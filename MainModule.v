==> flow/design.v <==
module ParallelBitCounter(
  input  [63:0] io_in,
  output [6:0]  io_count_out
);
  wire [1:0] _T_30 = io_in[0] + io_in[1];  
  wire [1:0] _T_31 = io_in[2] + io_in[3];  
  wire [2:0] _T_14 = _T_30 + _T_31;  
  wire [1:0] _T_32 = io_in[4] + io_in[5];  
  wire [1:0] _T_33 = io_in[6] + io_in[7];  
  wire [2:0] _T_15 = _T_32 + _T_33;  
  wire [3:0] _T_6 = _T_14 + _T_15;  
  wire [1:0] _T_34 = io_in[8] + io_in[9];  
  wire [1:0] _T_35 = io_in[10] + io_in[11];  
  wire [2:0] _T_16 = _T_34 + _T_35;  
  wire [1:0] _T_36 = io_in[12] + io_in[13];  
  wire [1:0] _T_37 = io_in[14] + io_in[15];  
  wire [2:0] _T_17 = _T_36 + _T_37;  
  wire [3:0] _T_7 = _T_16 + _T_17;  
  wire [4:0] _T_2 = _T_6 + _T_7;  
  wire [1:0] _T_38 = io_in[16] + io_in[17];  
  wire [1:0] _T_39 = io_in[18] + io_in[19];  
  wire [2:0] _T_18 = _T_38 + _T_39;  
  wire [1:0] _T_40 = io_in[20] + io_in[21];  
  wire [1:0] _T_41 = io_in[22] + io_in[23];  
  wire [2:0] _T_19 = _T_40 + _T_41;  
  wire [3:0] _T_8 = _T_18 + _T_19;  
  wire [1:0] _T_42 = io_in[24] + io_in[25];  
  wire [1:0] _T_43 = io_in[26] + io_in[27];  
  wire [2:0] _T_20 = _T_42 + _T_43;  
  wire [1:0] _T_44 = io_in[28] + io_in[29];  
  wire [1:0] _T_45 = io_in[30] + io_in[31];  
  wire [2:0] _T_21 = _T_44 + _T_45;  
  wire [3:0] _T_9 = _T_20 + _T_21;  
  wire [4:0] _T_3 = _T_8 + _T_9;  
  wire [5:0] _T = _T_2 + _T_3;  
  wire [1:0] _T_46 = io_in[32] + io_in[33];  
  wire [1:0] _T_47 = io_in[34] + io_in[35];  
  wire [2:0] _T_22 = _T_46 + _T_47;  
  wire [1:0] _T_48 = io_in[36] + io_in[37];  
  wire [1:0] _T_49 = io_in[38] + io_in[39];  
  wire [2:0] _T_23 = _T_48 + _T_49;  
  wire [3:0] _T_10 = _T_22 + _T_23;  
  wire [1:0] _T_50 = io_in[40] + io_in[41];  
  wire [1:0] _T_51 = io_in[42] + io_in[43];  
  wire [2:0] _T_24 = _T_50 + _T_51;  
  wire [1:0] _T_52 = io_in[44] + io_in[45];  
  wire [1:0] _T_53 = io_in[46] + io_in[47];  
  wire [2:0] _T_25 = _T_52 + _T_53;  
  wire [3:0] _T_11 = _T_24 + _T_25;  
  wire [4:0] _T_4 = _T_10 + _T_11;  
  wire [1:0] _T_54 = io_in[48] + io_in[49];  
  wire [1:0] _T_55 = io_in[50] + io_in[51];  
  wire [2:0] _T_26 = _T_54 + _T_55;  
  wire [1:0] _T_56 = io_in[52] + io_in[53];  
  wire [1:0] _T_57 = io_in[54] + io_in[55];  
  wire [2:0] _T_27 = _T_56 + _T_57;  
  wire [3:0] _T_12 = _T_26 + _T_27;  
  wire [1:0] _T_58 = io_in[56] + io_in[57];  
  wire [1:0] _T_59 = io_in[58] + io_in[59];  
  wire [2:0] _T_28 = _T_58 + _T_59;  
  wire [1:0] _T_60 = io_in[60] + io_in[61];  
  wire [1:0] _T_61 = io_in[62] + io_in[63];  
  wire [2:0] _T_29 = _T_60 + _T_61;  
  wire [3:0] _T_13 = _T_28 + _T_29;  
  wire [4:0] _T_5 = _T_12 + _T_13;  
  wire [5:0] _T_1 = _T_4 + _T_5;  
  assign io_count_out = _T + _T_1;  
endmodule
module MainModule(
  input         clock,
  input         reset,
  input  [63:0] io_in,
  input         io_in_en,
  output [6:0]  io_out
);
  wire [63:0] counter_io_in;  
  wire [6:0] counter_io_count_out;  
  reg [63:0] inReg;  
  reg [6:0] outReg;  
  ParallelBitCounter counter (  
    .io_in(counter_io_in),
    .io_count_out(counter_io_count_out)
  );
  assign io_out = outReg;  
  assign counter_io_in = inReg;  
  always @(posedge clock) begin
    if (io_in_en) begin  
      inReg <= io_in;  
    end
    outReg <= counter_io_count_out;  
  end
endmodule
# From RTL to reports: MainModule
# Tool output for the design above, in the order of the flow.
# Line numbers count from 1 in the design file above.
# Not given: -
# design
top,MainModule
clock,clock
lib,sky130hd
corner,tt_025C_1v80

# Elaborated design
# Yosys after proc, flatten, opt, wreduce and memory -nomap, before mapping. Enables and synchronous resets that opt folds into registers are not counted as muxes. Memory bits, and registers merged into a memory's read port (data or address), are not among the register bits. Print and check cells are not counted. Equal cells are merged and count once.
# word_totals
ff_bits,71
latch_bits,0
mem_bits_rw,0
mem_bits_ro,0
clocked_rd_ports_x_width,0
mem_count,0
in_bits,67
output_inout_bits,7
# classes
n_addsub,63
multipliers,0
n_div,0
n_cmp,0
n_eq,0
n_shift,0
muxes,0
n_logic,0
reduce_and_logical,0
# ops
operator,count
adder 1 x 1 -> 2 bit,32
adder 2 x 2 -> 3 bit,16
adder 3 x 3 -> 4 bit,8
adder 4 x 4 -> 5 bit,4
adder 5 x 5 -> 6 bit,2
adder 6 x 6 -> 7 bit,1

# Depth
# Longest topological path by Yosys (ltp), each cell counted once; first at word level (registers and memories cut), then after technology mapping (sequential cells cut; the memories' decode and read muxes count).
# depth
ltp_word,6
abc_area,0
mapped_depth,20

# Netlist
# The flow's flattened synthesis, as Yosys stat reports it; memories are mapped. The netlist is that of the ABC_AREA named above (0 if unset); the other value can give another one.
# mapped
cells,243
area_um2,3791.1
seq_area_um2,2062.0
ffs,71
# types
cell_type,count
sky130_fd_sc_hd__edfxtp_1,64
sky130_fd_sc_hd__fa_1,54
sky130_fd_sc_hd__inv_1,84
sky130_fd_sc_hd__ha_1,15
sky130_fd_sc_hd__dfxtp_1,7
sky130_fd_sc_hd__a211oi_1,2
sky130_fd_sc_hd__a21oi_1,3
sky130_fd_sc_hd__a2111oi_1,1
sky130_fd_sc_hd__a211o_2,1
sky130_fd_sc_hd__o211a_1,1
sky130_fd_sc_hd__a21o_2,1
sky130_fd_sc_hd__nor4b_1,1
sky130_fd_sc_hd__o21ai_2,1
sky130_fd_sc_hd__xnor2_1,1
sky130_fd_sc_hd__xor2_1,1
sky130_fd_sc_hd__a21o_1,1
sky130_fd_sc_hd__nand3b_1,1
sky130_fd_sc_hd__o21a_1,1
# Other cell types: 3; their cells: 3.
# By module: a second synthesis without flattening, with its own total; a netlist apart from the flattened one above.
# hier_totals
hier_cells,243
hier_area_um2,3791.1
# Rows give one instance, submodules left out.
# modules
mod,n_inst,cells,area_um2
MainModule,1,71,2062.0
ParallelBitCounter,1,172,1729.2

# Worst setup path after synthesis
# Source: OpenSTA report_checks on the synthesized netlist (no wires, ideal clock, input and output delay 20% of the period each), path of least setup slack; recovery checks are left aside. Register names are those of the netlist, which keeps one name where synthesis merged equal registers.
# synth_path
path_type,flip-flop to flip-flop
startpoint,register inReg[53]
endpoint,register outReg[6]
period_ps,7470
t_first_pin_ps,0
t_arrival_ps,5572
t_required_ps,7351
path_slack_ps,1779
delay_ps,5691
driving_pins,20
synth_period_reached_ps,5691
# "delay_ps" = arrival - input delay + setup time.
# "driving_pins": output pins that drive a net of the path, with the launching flip-flop's if there is one; two outputs of one cell count as two.
# "synth_period_reached_ps" is the clock period less the worst setup slack; recovery checks do not enter. This is arithmetic on one report: input and output delays are still those of the set period (20% each).
# The rows between start and end are the longest chain of elaborated cells between them; the timing report does not say that the signal goes this way. Where chains are equally long, one stands for them.
# A line is the first line of the expression or statement that the cell stems from. Yosys adds cells for indexed reads and writes and turns some case tables into memories.
# synth_via
cell_sequence,sky130_fd_sc_hd__edfxtp_1 > sky130_fd_sc_hd__fa_1 > sky130_fd_sc_hd__inv_1 > sky130_fd_sc_hd__fa_1 > sky130_fd_sc_hd__inv_1 > sky130_fd_sc_hd__fa_1 > sky130_fd_sc_hd__inv_1 > sky130_fd_sc_hd__fa_1 > sky130_fd_sc_hd__inv_1 > sky130_fd_sc_hd__fa_1 > sky130_fd_sc_hd__inv_1 > sky130_fd_sc_hd__fa_1 > sky130_fd_sc_hd__fa_1 > sky130_fd_sc_hd__fa_1 > sky130_fd_sc_hd__inv_1 > sky130_fd_sc_hd__ha_1 > sky130_fd_sc_hd__fa_1 > sky130_fd_sc_hd__a211o_2 > sky130_fd_sc_hd__a21oi_1 > sky130_fd_sc_hd__o21bai_1
elab_chain_len,6
cells_between,6
cone_classes,add/sub (6)
# synth_rtl
element,line_no,rtl
from (decl),78,reg [63:0] inReg;
from (assign),88,inReg <= io_in;
adder 1 x 1 -> 2 bit,54,wire [1:0] _T_56 = io_in[52] + io_in[53];
adder 2 x 2 -> 3 bit,56,wire [2:0] _T_27 = _T_56 + _T_57;
adder 3 x 3 -> 4 bit,57,wire [3:0] _T_12 = _T_26 + _T_27;
adder 4 x 4 -> 5 bit,65,wire [4:0] _T_5 = _T_12 + _T_13;
adder 5 x 5 -> 6 bit,66,wire [5:0] _T_1 = _T_4 + _T_5;
adder 6 x 6 -> 7 bit,67,assign io_count_out = _T + _T_1;
to (assign),90,outReg <= counter_io_count_out;
to (decl),79,reg [6:0] outReg;

# Path in the finished layout
# Path of least setup slack in the final report of stored run 1 (OpenROAD, finished layout, wires in). Where an end is a register, its clock arrival counts in the times.
# The path's times are printed in steps of 10 ps; the period is the one set.
# layout_path
path_type,flip-flop to flip-flop
startpoint,register inReg[17]
endpoint,register outReg[5]
period_ps,9300
t_first_pin_ps,340
t_arrival_ps,6260
t_required_ps,9520
path_slack_ps,3250
driving_pins,17
# The rows between start and end are the longest chain of elaborated cells between them; the timing report does not say that the signal goes this way. Where chains are equally long, one stands for them.
# layout_via
cell_sequence,sky130_fd_sc_hd__edfxtp_1 > sky130_fd_sc_hd__fa_1 > sky130_fd_sc_hd__inv_1 > sky130_fd_sc_hd__fa_1 > sky130_fd_sc_hd__inv_1 > sky130_fd_sc_hd__fa_1 > sky130_fd_sc_hd__fa_1 > sky130_fd_sc_hd__inv_1 > sky130_fd_sc_hd__fa_1 > sky130_fd_sc_hd__fa_1 > sky130_fd_sc_hd__fa_1 > sky130_fd_sc_hd__fa_1 > sky130_fd_sc_hd__inv_1 > sky130_fd_sc_hd__ha_1 > sky130_fd_sc_hd__a211oi_1 > sky130_fd_sc_hd__nor4b_1 > sky130_fd_sc_hd__a2111oi_1
elab_chain_len,6
cells_between,6
cone_classes,add/sub (6)
# layout_rtl
element,line_no,rtl
from (decl),78,reg [63:0] inReg;
from (assign),88,inReg <= io_in;
adder 1 x 1 -> 2 bit,20,wire [1:0] _T_38 = io_in[16] + io_in[17];
adder 2 x 2 -> 3 bit,22,wire [2:0] _T_18 = _T_38 + _T_39;
adder 3 x 3 -> 4 bit,26,wire [3:0] _T_8 = _T_18 + _T_19;
adder 4 x 4 -> 5 bit,34,wire [4:0] _T_3 = _T_8 + _T_9;
adder 5 x 5 -> 6 bit,35,wire [5:0] _T = _T_2 + _T_3;
adder 6 x 6 -> 7 bit,67,assign io_count_out = _T + _T_1;
to (assign),90,outReg <= counter_io_count_out;
to (decl),79,reg [6:0] outReg;

Appendix: measured runs

Below are 2 stored runs of the flow (Yosys, OpenROAD; platform sky130hd) on MainModule, each with its settings and what was measured, unordered. Constraints: input delay and output delay 20% of the set period each, output load 0.01 pF.
"achieved_period_ps" is the run's clock period less its worst setup slack. It is reckoned from that one timing run; input and output delays stay at 20% of the period that was set.
"worst_path_time_ps" means the part of the period allowed to the worst setup path (the constraints hold back 20% at inputs and 20% at outputs) less its slack; where the path has registers, the arrival times of their clocks count too.
"worst_path_time_ps" is given in steps of 10 ps.

Stored run 1, flow files:
==> flow/run.sh <==
#!/bin/bash
# the make line also repeats the synthesis and layout settings of config.mk as NAME=value (left out here)
make -C /OpenROAD-flow-scripts/flow DESIGN_CONFIG=/design/flow/config.mk WORK_HOME=/design/flow/orfs CLKGATE_MAP_FILE= finish
==> flow/config.mk <==
export PLATFORM = sky130hd
export DESIGN_NAME = MainModule
export DESIGN_NICKNAME = MainModule
export VERILOG_FILES = /design/flow/design.v
export SDC_FILE = /design/flow/constraint.sdc
export NUM_CORES = 4
export LEC_CHECK = 0
export CAP_MARGIN = 20
export CELL_PAD_IN_SITES_DETAIL_PLACEMENT = 2
export CORE_MARGIN = 7
export CORE_UTILIZATION = 28
export GPL_TIMING_DRIVEN = 0
export MAX_ROUTING_LAYER = met4
export PLACE_DENSITY = 0.91
export SETUP_SLACK_MARGIN = 1.48
export SLEW_MARGIN = 5
==> flow/constraint.sdc <==
create_clock -name core_clock -period 9.3 [get_ports {clock}]
set_input_delay 1.8600 -clock core_clock [delete_from_list [all_inputs] [get_ports {clock}]]
set_output_delay 1.8600 -clock core_clock [all_outputs]
set_load 0.01 [all_outputs]

==> results of stored run 1, as CSV <==
result,value
final_die_area_um2,16993.7
worstSetupSlack_ps,3253
achieved_period_ps,6047
post_route_util_pct,37.9
worst_path_time_ps,6050
timing.worst_path_kind,"flip-flop to flip-flop"
setup_tns_ps,0
fin_hold_ws_ps,492
post_route_stdcell_area_um2,5023.6
post_synth_area_um2,3791.1

Stored run 2, flow files:
==> flow/run.sh <==
#!/bin/bash
# the make line also repeats the synthesis and layout settings of config.mk as NAME=value (left out here)
make -C /OpenROAD-flow-scripts/flow DESIGN_CONFIG=/design/flow/config.mk WORK_HOME=/design/flow/orfs CLKGATE_MAP_FILE= finish
==> flow/config.mk <==
export PLATFORM = sky130hd
export DESIGN_NAME = MainModule
export DESIGN_NICKNAME = MainModule
export VERILOG_FILES = /design/flow/design.v
export SDC_FILE = /design/flow/constraint.sdc
export NUM_CORES = 4
export LEC_CHECK = 0
export ABC_AREA = 0
export CAP_MARGIN = 5
export CELL_PAD_IN_SITES_DETAIL_PLACEMENT = 2
export CORE_MARGIN = 5
export CORE_UTILIZATION = 27
export CTS_CLUSTER_SIZE = 93
export GPL_TIMING_DRIVEN = 0
export PLACE_DENSITY = 0.48
export SETUP_SLACK_MARGIN = 0.75
export SLEW_MARGIN = 30
==> flow/constraint.sdc <==
create_clock -name core_clock -period 7.7 [get_ports {clock}]
set_input_delay 1.5400 -clock core_clock [delete_from_list [all_inputs] [get_ports {clock}]]
set_output_delay 1.5400 -clock core_clock [all_outputs]
set_load 0.01 [all_outputs]

==> results of stored run 2, as CSV <==
result,value
final_die_area_um2,16511.0
worstSetupSlack_ps,1712
achieved_period_ps,5988
post_route_util_pct,36.5
worst_path_time_ps,5990
timing.worst_path_kind,"flip-flop to flip-flop"
setup_tns_ps,0
fin_hold_ws_ps,475
post_route_stdcell_area_um2,5043.6
post_synth_area_um2,3791.1
